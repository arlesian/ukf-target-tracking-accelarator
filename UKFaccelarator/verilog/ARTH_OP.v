==> flow/design.v <==
module MUL #(
    parameter DATA_W = 32,
    parameter INT_BITS = 8,  
    parameter FRAC_BITS = 24
 ) (
     input  wire [DATA_W-1:0]         a,
     input  wire [DATA_W-1:0]         b,
     output wire [DATA_W-1:0]         p
 );
    wire signed [2*DATA_W-1:0] mult_full;
    assign mult_full = $signed(a) * $signed(b);  
    assign p = mult_full >>> FRAC_BITS;  
endmodule
module INV #(
    parameter DATA_W    = 32,
    parameter INT_BITS  = 8,
    parameter FRAC_BITS = 24,
    parameter N_ITER    = 3
)(
    input  wire                 clk,
    input  wire                 rstn,
    input  wire                 start,
    input  wire [DATA_W-1:0]    dd,      
    output reg  [DATA_W-1:0]    q,       
    output reg                  done
);
    localparam IDLE  = 3'd0;
    localparam INIT  = 3'd1;
    localparam MUL1  = 3'd2;
    localparam SUB   = 3'd3;
    localparam MUL2  = 3'd4;
    localparam CHECK = 3'd5;
    localparam DONE  = 3'd6;
    reg [2:0] state;
    reg [1:0] iter;
    reg [DATA_W-1:0] x;       
    reg [DATA_W-1:0] t1;      
    reg [DATA_W-1:0] t2;      
    wire signed [2*DATA_W-1:0] mult_full;
    assign mult_full = $signed(dd) * $signed(x);
    always @(posedge clk or negedge rstn) begin
        if (!rstn) begin
            state <= IDLE;
            done  <= 1'b0;
        end else begin
            case (state)
                IDLE: begin
                    done <= 1'b0;
                    if (start) begin
                        iter  <= 0;
                        state <= INIT;
                    end
                end
                INIT: begin
                    x     <= (1 << FRAC_BITS);  
                    state <= MUL1;
                end
                MUL1: begin
                    t1    <= mult_full >>> FRAC_BITS;  
                    state <= SUB;
                end
                SUB: begin
                    t2    <= (2 << FRAC_BITS) - t1;
                    state <= MUL2;
                end
                MUL2: begin
                    x     <= ($signed(x) * $signed(t2)) >>> FRAC_BITS;
                    state <= CHECK;
                end
                CHECK: begin
                    if (iter == N_ITER-1)
                        state <= DONE;
                    else begin
                        iter  <= iter + 1;
                        state <= MUL1;
                    end
                end
                DONE: begin
                    q    <= x;
                    done <= 1'b1;
                    if (!start)
                        state <= IDLE;
                end
            endcase
        end
    end
endmodule
======== Reports on INV ========
The steps from the RTL of INV to its reports follow in flow order.
Lines are those of the file above, counted from 1.
Library cell names are shortened.
A cell with - has no value.
set-up
  design top .............................. INV
  clock port .............................. clk
  standard-cell library ................... sky130hd
  corner .................................. tt_025C_1v80

======== Word level ========
Counts by Yosys on the flattened word-level netlist (proc, flatten, opt, wreduce; memories kept). Register bits leave out memories and registers merged into their read ports (data or address). Print and check cells are left out. Cells with the same type and inputs are merged into one.
storage and ports
  memory bits (read-only) ................. 0
  register bits after elaboration ......... 134
  cells after elaboration ................. 41
  memory cells ............................ 0
  input port bits ......................... 35
  output and inout port bits .............. 33
  RAM bits ................................ 0
  clocked read ports x word width ......... 0
  latch bits .............................. 0
cells by class
  multiplexer cells ....................... 9
  shift-type cells ........................ 0
  bitwise gates (word level) .............. 0
  add/sub/neg operators ................... 2
  equal/unequal tests ..................... 10
  reduce/logical cells .................... 11
  div/mod/pow operators ................... 0
  $lt $le $gt $ge ......................... 0
  multipliers ............................. 2
operators by type and width
  kind                                                            number
  32-bit by 32-bit multiplier with 56-bit output                  1
  32-bit by 32-bit multiplier with 32-bit output                  1
  32-bit parallel mux with 2-bit select                           1
  26-bit by 32-bit subtractor with 32-bit output with constant A  1
  3-bit parallel mux with 7-bit select                            1
  3-bit equality test with constant B                             3
  3-bit 2-to-1 mux                                                3
  2-bit AND reduction                                             4
  7-bit nonzero test                                              1
  2-bit != test with constant B                                   3
  2-bit nonzero test                                              3
  3-bit by 2-bit equality test with 1-bit output with constant B  2
  4-bit AND reduction                                             1
  2-bit parallel mux with 2-bit select                            1
  2-bit 2-to-1 mux                                                2
  3-bit by 1-bit equality test with 1-bit output with constant B  1
  3-bit zero test                                                 1
  3-bit AND reduction                                             1
  2-bit by 1-bit adder with 2-bit output with constant B          1
  2-bit equality test with constant B                             1
  1-bit parallel mux with 2-bit select                            1

======== Depth ========
Yosys ltp: most cells in a row. Word level: on the elaborated netlist, between registers, memories and ports. Mapped: between sequential cells and ports; inverters and the memories' decode and read muxes count.
depth
  depth after elaboration ................. 3
  ABC_AREA ................................ 0
  mapped depth ............................ 30
  mapped depth without buffers ............ 27

======== Mapped cells and area ========
Source: synth_stat.txt of the flow (Yosys; design flattened, memories mapped). It holds for the ABC_AREA given above (unset counts as 0); a run with the other value may have another netlist.
mapped netlist
  area of sequential cells ................ 2723.9 µm²
  cell area after synthesis ............... 38328.0 µm²
  buffer cells ............................ 128
  flip-flop cells ......................... 92
  cells in the netlist .................... 3759
cell types
  cell      number  total area (µm²)
  fa_1      1049    2.1E+04
  inv_1     1159    4.35E+03
  ha_1      303     3.79E+03
  edfxtp_1  84      2.52E+03
  and2_1    227     1.42E+03
  nand2_1   339     1272.47
  xnor2_1   104     910.874
  clkbuf_1  91      341.578
  xor2_1    34      297.786
  a21o_1    37      277.766
  a21oi_1   41      205.197
  nor2_1    54      202.694
  buf_4     24      180.173
  dfrtp_1   7       175.168
  nand2b_1  19      118.864
  nor3_1    19      95.091
  o21ai_0   19      95.091
  a211oi_1  9       67.565
Not listed: further types 46, cells in them 140.

======== Worst setup path after synthesis ========
Source: OpenSTA report_checks on the synthesized netlist (no wires, ideal clock, input and output delay 20% of the period each), path of least setup slack; recovery checks are left aside. Register names are those of the netlist, which keeps one name where synthesis merged equal registers.
timing path post-synthesis
  kind .................................... input port to flip-flop
  start ................................... in dd[10]
  end ..................................... reg t1[26]
  stages .................................. 25
  setup time .............................. 180 ps
  slack ................................... 1218 ps
  delay of the path ....................... 7342 ps
  launch time at the first pin ............ 2140 ps
  buffers on the path ..................... 1
  input delay ............................. 2140 ps
  arrival time ............................ 9302 ps
  period .................................. 10700 ps
  required time ........................... 10520 ps
  period reached after synthesis .......... 9482 ps
"delay of the path" = arrival - input delay + setup time.
"stages" counts driving pins, that of a launching flip-flop among them; a cell with two outputs on the path counts twice.
"period reached after synthesis" is the clock period less the worst setup slack; recovery checks do not enter. This is arithmetic on one report: input and output delays are still those of the set period (20% each).
The rows between start and end are the longest chain of elaborated cells between them; the timing report does not say that the signal goes this way. Where chains are equally long, one stands for them.
A line is the first line of the expression or statement that the cell stems from. Yosys adds cells for indexed reads and writes and turns some case tables into memories.
between the ends, post-synthesis
  cells stage by stage .................... clkbuf_1 > and2_1 > inv_1 > fa_1 > inv_1 > fa_1 > inv_1 > fa_1 > fa_1 > inv_1 > fa_1 > fa_1 > fa_1 > inv_1 > fa_1 > inv_1 > ha_1 > a21o_1 > a21o_1 > a221o_1 > a2111o_1 > a31oi_4 > o31ai_1 > or4b_1 > o311ai_1
  cells in the longest elaborated chain ... 1
  elaborated cells on any way between the ends .. 1
  source lines of those cells ............. 1
  classes of those cells .................. 1 x mul
ends and longest elaborated chain, post-synthesis
  item                                            RTL line  source
  from (decl)                                     23        input  wire [DATA_W-1:0]    dd,
  32-bit by 32-bit multiplier with 56-bit output  40        assign mult_full = $signed(dd) * $signed(x);
  to (assign)                                     59        t1    <= mult_full >>> FRAC_BITS;
  to (decl)                                       37        reg [DATA_W-1:0] t1;

======== Path in the finished layout ========
From the final timing report of flow run 2: the path of least setup slack in the routed layout; clock arrival at registers is part of the times.
The report prints the path's times to 10 ps; the period is as set.
timing path after layout
  kind .................................... input port to flip-flop
  start ................................... in dd[8]
  end ..................................... reg t1[18]
  setup time .............................. 240 ps
  launch time at the first pin ............ 1940 ps
  required time ........................... 9830 ps
  arrival time ............................ 8770 ps
  period .................................. 9690 ps
  slack ................................... 1070 ps
  buffers on the path ..................... 4
  input delay ............................. 1940 ps
  stages .................................. 25
The rows between start and end are the longest chain of elaborated cells between them; the timing report does not say that the signal goes this way. Where chains are equally long, one stands for them.
between the ends, after layout
  cells stage by stage .................... buf_6 > and2_4 > clkinvlp_4 > buf_6 > fa_2 > inv_2 > fa_2 > inv_1 > fa_1 > inv_1 > fa_1 > fa_1 > fa_1 > fa_1 > fa_1 > ha_1 > nand2_1 > o21ai_2 > a2111o_1 > a31oi_4 > buf_6 > buf_6 > o21bai_4 > a31oi_2 > xnor2_1
  cells in the longest elaborated chain ... 1
  elaborated cells on any way between the ends .. 1
  source lines of those cells ............. 1
  classes of those cells .................. 1 x mul
ends and longest elaborated chain, after layout
  item                                            RTL line  source
  from (decl)                                     23        input  wire [DATA_W-1:0]    dd,
  32-bit by 32-bit multiplier with 56-bit output  40        assign mult_full = $signed(dd) * $signed(x);
  to (assign)                                     59        t1    <= mult_full >>> FRAC_BITS;
  to (decl)                                       37        reg [DATA_W-1:0] t1;

--- measured runs ---
Measured data: module INV, platform sky130hd, 2 stored runs of the flow under differing settings, order arbitrary. Input and output delays are each 20% of the period that was set; the output load is 0.01 pF.
"clock period reached" means the clock period less the worst setup slack. The figure is calculated, with input and output delays left at 20% of the set period.
By "critical path time" is meant the share of the clock period that the worst setup path is allowed (20% is reserved at inputs, 20% at outputs), minus its slack. Clock arrival times at its registers enter into it.
"critical path time" is given in steps of 10 ps.

======== flow run 1 ========
==> flow/run.sh <==
#!/bin/bash
# the make line also repeats the synthesis and layout settings of config.mk as NAME=value (left out here)
make -C /OpenROAD-flow-scripts/flow DESIGN_CONFIG=/design/flow/config.mk WORK_HOME=/design/flow/orfs CLKGATE_MAP_FILE= finish
==> flow/config.mk <==
export PLATFORM = sky130hd
export DESIGN_NAME = INV
export DESIGN_NICKNAME = INV
export VERILOG_FILES = /design/flow/design.v
export SDC_FILE = /design/flow/constraint.sdc
export NUM_CORES = 4
export LEC_CHECK = 0
export CAP_MARGIN = 20
export CELL_PAD_IN_SITES_DETAIL_PLACEMENT = 0
export CELL_PAD_IN_SITES_GLOBAL_PLACEMENT = 3
export CORE_MARGIN = 7
export CORE_UTILIZATION = 69
export CTS_CLUSTER_DIAMETER = 342
export CTS_CLUSTER_SIZE = 63
export GPL_ROUTABILITY_DRIVEN = 1
export MIN_ROUTING_LAYER = met1
export PLACE_DENSITY_LB_ADDON = 0.09
export SLEW_MARGIN = 20
==> flow/constraint.sdc <==
create_clock -name core_clock -period 13.0 [get_ports {clk}]
set_input_delay 2.6000 -clock core_clock [delete_from_list [all_inputs] [get_ports {clk}]]
set_output_delay 2.6000 -clock core_clock [all_outputs]
set_load 0.01 [all_outputs]

-------- flow run 1 --------
  incomplete, placement halted on FLW-0024

======== flow run 2 ========
==> flow/run.sh <==
#!/bin/bash
# the make line also repeats the synthesis and layout settings of config.mk as NAME=value (left out here)
make -C /OpenROAD-flow-scripts/flow DESIGN_CONFIG=/design/flow/config.mk WORK_HOME=/design/flow/orfs CLKGATE_MAP_FILE= finish
==> flow/config.mk <==
export PLATFORM = sky130hd
export DESIGN_NAME = INV
export DESIGN_NICKNAME = INV
export VERILOG_FILES = /design/flow/design.v
export SDC_FILE = /design/flow/constraint.sdc
export NUM_CORES = 4
export LEC_CHECK = 0
export CAP_MARGIN = 20
export CORE_MARGIN = 2
export CORE_UTILIZATION = 40
export SETUP_SLACK_MARGIN = 1.5
export SLEW_MARGIN = 20
==> flow/constraint.sdc <==
create_clock -name core_clock -period 9.69 [get_ports {clk}]
set_input_delay 1.9380 -clock core_clock [delete_from_list [all_inputs] [get_ports {clk}]]
set_output_delay 1.9380 -clock core_clock [all_outputs]
set_load 0.01 [all_outputs]

-------- measured, flow run 2 --------
  chip area after synthesis (Yosys) ....... 38328.0 µm²
  overall die area ........................ 98313.6 µm²
  standard-cell area after routing ........ 43220.2 µm²
  post-route utilization .................. 45.5%
  worst setup slack after layout .......... 1065 ps
  total negative setup slack .............. 0 ps
  worst hold slack after layout ........... 369 ps
  clock period reached .................... 8625 ps
  critical path time ...................... 6690 ps
  kind of the worst setup path ............ input port to flip-flop
--- end ---
